==> flow/design.v <==
module dflipflop (
    input  logic clk,
    input  logic d,
    input  logic en,
    input  logic reset_n,
    output logic q
);
  always @(posedge clk) begin
    if (!reset_n) begin
      q <= 0;
    end
    else begin
	 if (en) begin
      q <= d;
		end
    end
  end
endmodule
module register_cell
(
  input logic chain_in,  
  input logic update,
  input logic clk,
  input logic reset,
  input logic enable,
  output logic chain_out,  
  output logic bit_out     
);
logic ff_in_q;
logic ff_out_clk;
logic ff_buf_en;
assign ff_out_clk = ~clk;
assign ff_buf_en = (!reset) ? clk : update;
dflipflop ff_in (
  .clk(clk),
  .reset_n(reset),
  .d(chain_in),
  .en(enable),
  .q(ff_in_q)
  );
dflipflop ff_buf (
  .clk(clk),
  .reset_n(reset),
  .d(ff_in_q),
  .en(ff_buf_en),
  .q(bit_out)
  );
dflipflop ff_out (
  .clk(ff_out_clk),
  .reset_n(reset),
  .d(ff_in_q),
  .en(enable),
  .q(chain_out)
  );
endmodule
  typedef enum bit [2:0] {
    RESET_ST,
    UPDATE_ST,
    IDLE_ST,
    RCV_CMD_ST,   
    ACK_CMD_ST,   
    RCV_DATA_ST,   
    SND_DATA_ST   
  } ctrl_state_t;   
  typedef enum bit [2-1:0] {
    RESET_CMD,
    START_SND_CMD,   
    START_RCV_CMD,   
    UPDATE_CMD   
  } ctrl_cmd_t;   
module serial_ctrl
#(
  parameter BIT_COUNT_LEN = $clog2(8 + 1)  
)
(
  inout logic data_inout,
  input logic clk,
  output logic [8 - 1 : 0]bit_out
);
  logic bidir_write;  
  logic cmd_rcv_done;
  logic send_done;
  logic rcv_done;
  logic got_start_bit;
  logic data_inout_reg;
  assign data_inout = (bidir_write) ? data_inout_reg : 1'bZ;
  ctrl_state_t curr_state;
  ctrl_state_t next_state;
  bit unsigned [BIT_COUNT_LEN:0]bit_count;
  logic [2 - 1 : 0]cmd_reg;  
  logic update_shift_reg;
  logic reset_shift_reg;
  logic en_shift_reg;
  logic data_in_shift_reg;
  logic data_out_shift_reg;
  shift_register daisychain (
    .clk(clk),
    .data_in(data_in_shift_reg),
    .update(update_shift_reg),
    .reset(reset_shift_reg),
    .enable(en_shift_reg),
    .data_out(data_out_shift_reg),
    .bit_out(bit_out)
  );
  always_comb begin : next_state_logic
    next_state = ctrl_state_t'('X);  
    case (curr_state)
      IDLE_ST : begin
        next_state = (got_start_bit == 1) ? RCV_CMD_ST : IDLE_ST;  
      end
      RCV_CMD_ST : begin  
        if (cmd_rcv_done) begin
          next_state = ACK_CMD_ST;
        end
        else begin
          next_state = RCV_CMD_ST;
        end
      end
      ACK_CMD_ST : begin
		if(cmd_rcv_done) begin
        case (cmd_reg)
          START_SND_CMD: begin
            next_state = SND_DATA_ST;
          end
          START_RCV_CMD: begin
            next_state = RCV_DATA_ST;
          end
          RESET_CMD: begin
            next_state = RESET_ST;
          end
          UPDATE_CMD: begin
            next_state = UPDATE_ST;
          end
        endcase
		  end
      end
      SND_DATA_ST: begin
        if (send_done) begin
          next_state = IDLE_ST;
        end 
        else begin
          next_state = SND_DATA_ST;
        end
      end
      RCV_DATA_ST: begin
        if (rcv_done) begin
          next_state = IDLE_ST;
        end
        else begin
          next_state = RCV_DATA_ST;
        end
      end
      UPDATE_ST: begin
        next_state = IDLE_ST;
      end
      default : begin 
         next_state = IDLE_ST;
      end
    endcase
  end
  always_ff @ (posedge clk) begin
    en_shift_reg <= 0;
    data_in_shift_reg <= 0;
    update_shift_reg <= 0;
    reset_shift_reg <= 1;
    bidir_write <= 0;
    rcv_done <= 0;
    send_done <= 0;
    got_start_bit <= 0;
    case (next_state)
      RESET_ST: begin
        en_shift_reg <= 1;
        reset_shift_reg <= 0; 
      end
      UPDATE_ST: begin
        update_shift_reg <= 1;
      end
      RCV_CMD_ST: begin
        if (bit_count < 2) begin
          bit_count <= bit_count + 1;
          cmd_reg <= (cmd_reg << 1) | data_inout;  
          cmd_rcv_done <= 0;
        end 
        else begin
          cmd_rcv_done <= 1;
          bit_count <= 0;
        end
      end
      ACK_CMD_ST: begin
      end
      RCV_DATA_ST: begin
        if (bit_count < 8) begin
          en_shift_reg <= 1;
          data_in_shift_reg <= data_inout;
          bit_count <= bit_count+1;
        end
        else begin
          rcv_done <= 1;
          bit_count <= 0;  
        end
      end
      SND_DATA_ST: begin
        if (bit_count <= 8 + 1) begin
          bidir_write <= 1;
          en_shift_reg <= 1;
          data_inout_reg <= data_out_shift_reg;
          bit_count <= bit_count+1;
        end
        else begin
          send_done <= 1;
          bit_count <= 0;
        end
      end
      default : begin
        if(data_inout == 1) begin
          got_start_bit <= 1;
        end
      end
    endcase
  end
  always_ff @ (posedge clk) begin
    curr_state <= next_state;
  end
endmodule
module shift_register
(
        input logic data_in,
        input logic clk,
        input logic update,
        input logic reset,
        input logic enable,
        output logic data_out,
        output logic [8 - 1 : 0]bit_out
);
logic cells_out[8 - 1 : 0];
assign data_out = cells_out[0];
generate
    genvar i;
    for (i = 8 - 1; i >= 0; i--) begin : chain_generate
        if (i == 8 - 1) begin : chain_begin
            register_cell cell_reg(
                .chain_in(data_in),
                .update(update),
                .clk(clk),
					 .enable(enable),
                .reset(reset),
                .chain_out(cells_out[i]),
                .bit_out(bit_out[i])
            );
        end
        else begin : chain_middle_and_end
            register_cell cell_reg(
                .chain_in(cells_out[i+1]),
                .update(update),
                .clk(clk),
					 .enable(enable),
                .reset(reset),
                .chain_out(cells_out[i]),
                .bit_out(bit_out[i])
            );
            end    
        end
endgenerate
endmodule
Step by step through the tools: serial_ctrl
What the tools print for serial_ctrl, step after step.
Lines are those of the file above, counted from 1.
Library cell names are shortened.
{ "inputs": {"top_module": "serial_ctrl", "clk_port": "clk", "lib": "sky130hd", "pvt_corner": "tt_025C_1v80"} }

Word level
Source: Yosys, flattened and elaborated. Widths are those after wreduce. Registers that Yosys merges into a memory's read port (data or address) are not register bits. Print and check cells do not count. Equal cells are merged and count once.
{ "bits": {"clocked_rd_ports_x_width": 0, "romBits": 0, "ramBits": 0, "wordCells": 84, "output_inout_bits": 9, "in_bits": 1, "latchBits": 0, "register_bits": 44, "mem_count": 0} }
{ "classes": {"shift": 0, "div_mod_pow": 0, "mul": 0, "eq_ne": 13, "muxes": 22, "add_sub_neg": 1, "n_logic": 1, "cmp": 3, "n_reduce_logical": 7} }
{ "op_table": {"columns": ["operator", "n"], "rows": [
  ["equality test 3 bit with constant B", 6],
  ["parallel mux 5 bit (select 3 bit)", 1],
  ["parallel mux 3 bit (select 5 bit)", 1],
  ["2-to-1 mux 5 bit", 3],
  ["parallel mux 3 bit (select 4 bit)", 1],
  ["2-to-1 mux 3 bit", 4],
  ["2-to-1 mux 1 bit", 11],
  ["equality test 3 x 2 -> 1 bit with constant B", 3],
  ["AND reduction 2 bit", 3],
  ["OR reduction 6 bit", 1],
  ["adder 5 x 1 -> 5 bit with constant B", 1],
  ["less-than comparator 5 x 2 -> 1 bit with constant B", 1],
  ["less-or-equal comparator 5 x 4 -> 1 bit with constant B", 1],
  ["less-than comparator 5 x 4 -> 1 bit with constant B", 1],
  ["equality test 2 bit with constant B", 2],
  ["equality test 3 x 1 -> 1 bit with constant B", 1],
  ["logical NOT 3 bit", 1],
  ["nonzero test 3 bit", 1],
  ["parallel mux 1 bit (select 3 bit)", 1],
  ["equality test 2 x 1 -> 1 bit with constant B", 1],
  ["bitwise OR 2 x 1 -> 2 bit", 1],
  ["logical NOT 2 bit", 1]
]} }

Logic depth
Longest topological path by Yosys (ltp), each cell counted once; first at word level (registers and memories cut), then after technology mapping (sequential cells cut; the memories' decode and read muxes count).
{ "logic_depth": {"word_depth": 6, "abc_area": 0, "ltp_mapped": 7, "ltp_nobuf": 7} }

Synthesis result
The flow's flattened synthesis, as Yosys stat reports it; memories are mapped. The netlist is that of the ABC_AREA named above (0 if unset); the other value can give another one.
{ "by_type": {"columns": ["cell", "n"], "rows": [
  ["dfxtp_1", 34],
  ["edfxtp_1", 9],
  ["mux2i_1", 26],
  ["nor2b_1", 24],
  ["ha_1", 5],
  ["buf_4", 8],
  ["inv_1", 9],
  ["nor2_1", 6],
  ["a31oi_1", 3],
  ["nand2_1", 5],
  ["a21oi_1", 3],
  ["and4b_4", 1],
  ["a211oi_2", 1],
  ["and4bb_1", 1],
  ["nand4_1", 2],
  ["buf_6", 1],
  ["clkbuf_1", 3],
  ["a21bo_2", 1]
]} }
Not listed: further types 17, cells in them 20.
{ "synth_totals": {"cell_count": 162, "ff_cells": 43, "synth_area_um2": 1811.7, "seqArea_um2": 950.9, "n_buf": 14} }
By module: a second synthesis without flattening, with its own total; a netlist apart from the flattened one above.
{ "hier_totals": {"cells_unflattened": 176, "area_unflattened_um2": 2018.2} }
Rows give one instance, submodules left out.
{ "modules": {"columns": ["module", "instances", "n_cells", "mod_seq_area_um2", "area_um2"], "rows": [
  ["serial_ctrl", 1, 88, 470.5, 997.2],
  ["dflipflop", 24, 3, 20.0, 36.3],
  ["register_cell", 8, 2, 0.0, 18.8],
  ["shift_register", 1, 0, 0.0, 0.0]
]} }

==> results <==
Settings and measured results of 2 stored flow runs for module serial_ctrl (sky130hd), not sorted in any way. The constraints put input and output delay at 20% of the set period each and load the outputs with 0.01 pF.

settings of entry A
{
  "period_ns": 2.85,
  "CORE_UTILIZATION": 29,
  "SETUP_SLACK_MARGIN": -0.09,
  "CORE_ASPECT_RATIO": 1.03,
  "ABC_AREA": 0,
  "GPL_TIMING_DRIVEN": 1,
  "GPL_ROUTABILITY_DRIVEN": 1,
  "CAP_MARGIN": 30,
  "MIN_ROUTING_LAYER": "met1",
  "CORE_MARGIN": 2,
  "SLEW_MARGIN": 20
}
report of entry A
yosys chip area after synthesis (um^2): 1811.7
finish__design__die__area: 6895.5
finish__design__instance__utilization: 0.3364
finish__timing__setup__ws: 0.499
finish__timing__setup__tns: 0.000
finish__timing__hold__ws: 0.369

settings of entry B
{
  "period_ns": 2.69,
  "CORE_UTILIZATION": 23,
  "SETUP_SLACK_MARGIN": 0.08,
  "PLACE_DENSITY_LB_ADDON": 0.26,
  "CELL_PAD_IN_SITES_DETAIL_PLACEMENT": 1,
  "TNS_END_PERCENT": 15,
  "ABC_AREA": 1,
  "CTS_CLUSTER_DIAMETER": 380,
  "SLEW_MARGIN": 15,
  "CAP_MARGIN": 20,
  "CORE_MARGIN": 2
}
report of entry B
yosys chip area after synthesis (um^2): 2020.7
finish__design__die__area: 9551.1
finish__design__instance__utilization: 0.2735
finish__timing__setup__ws: 0.278
finish__timing__setup__tns: 0.000
finish__timing__hold__ws: 0.326
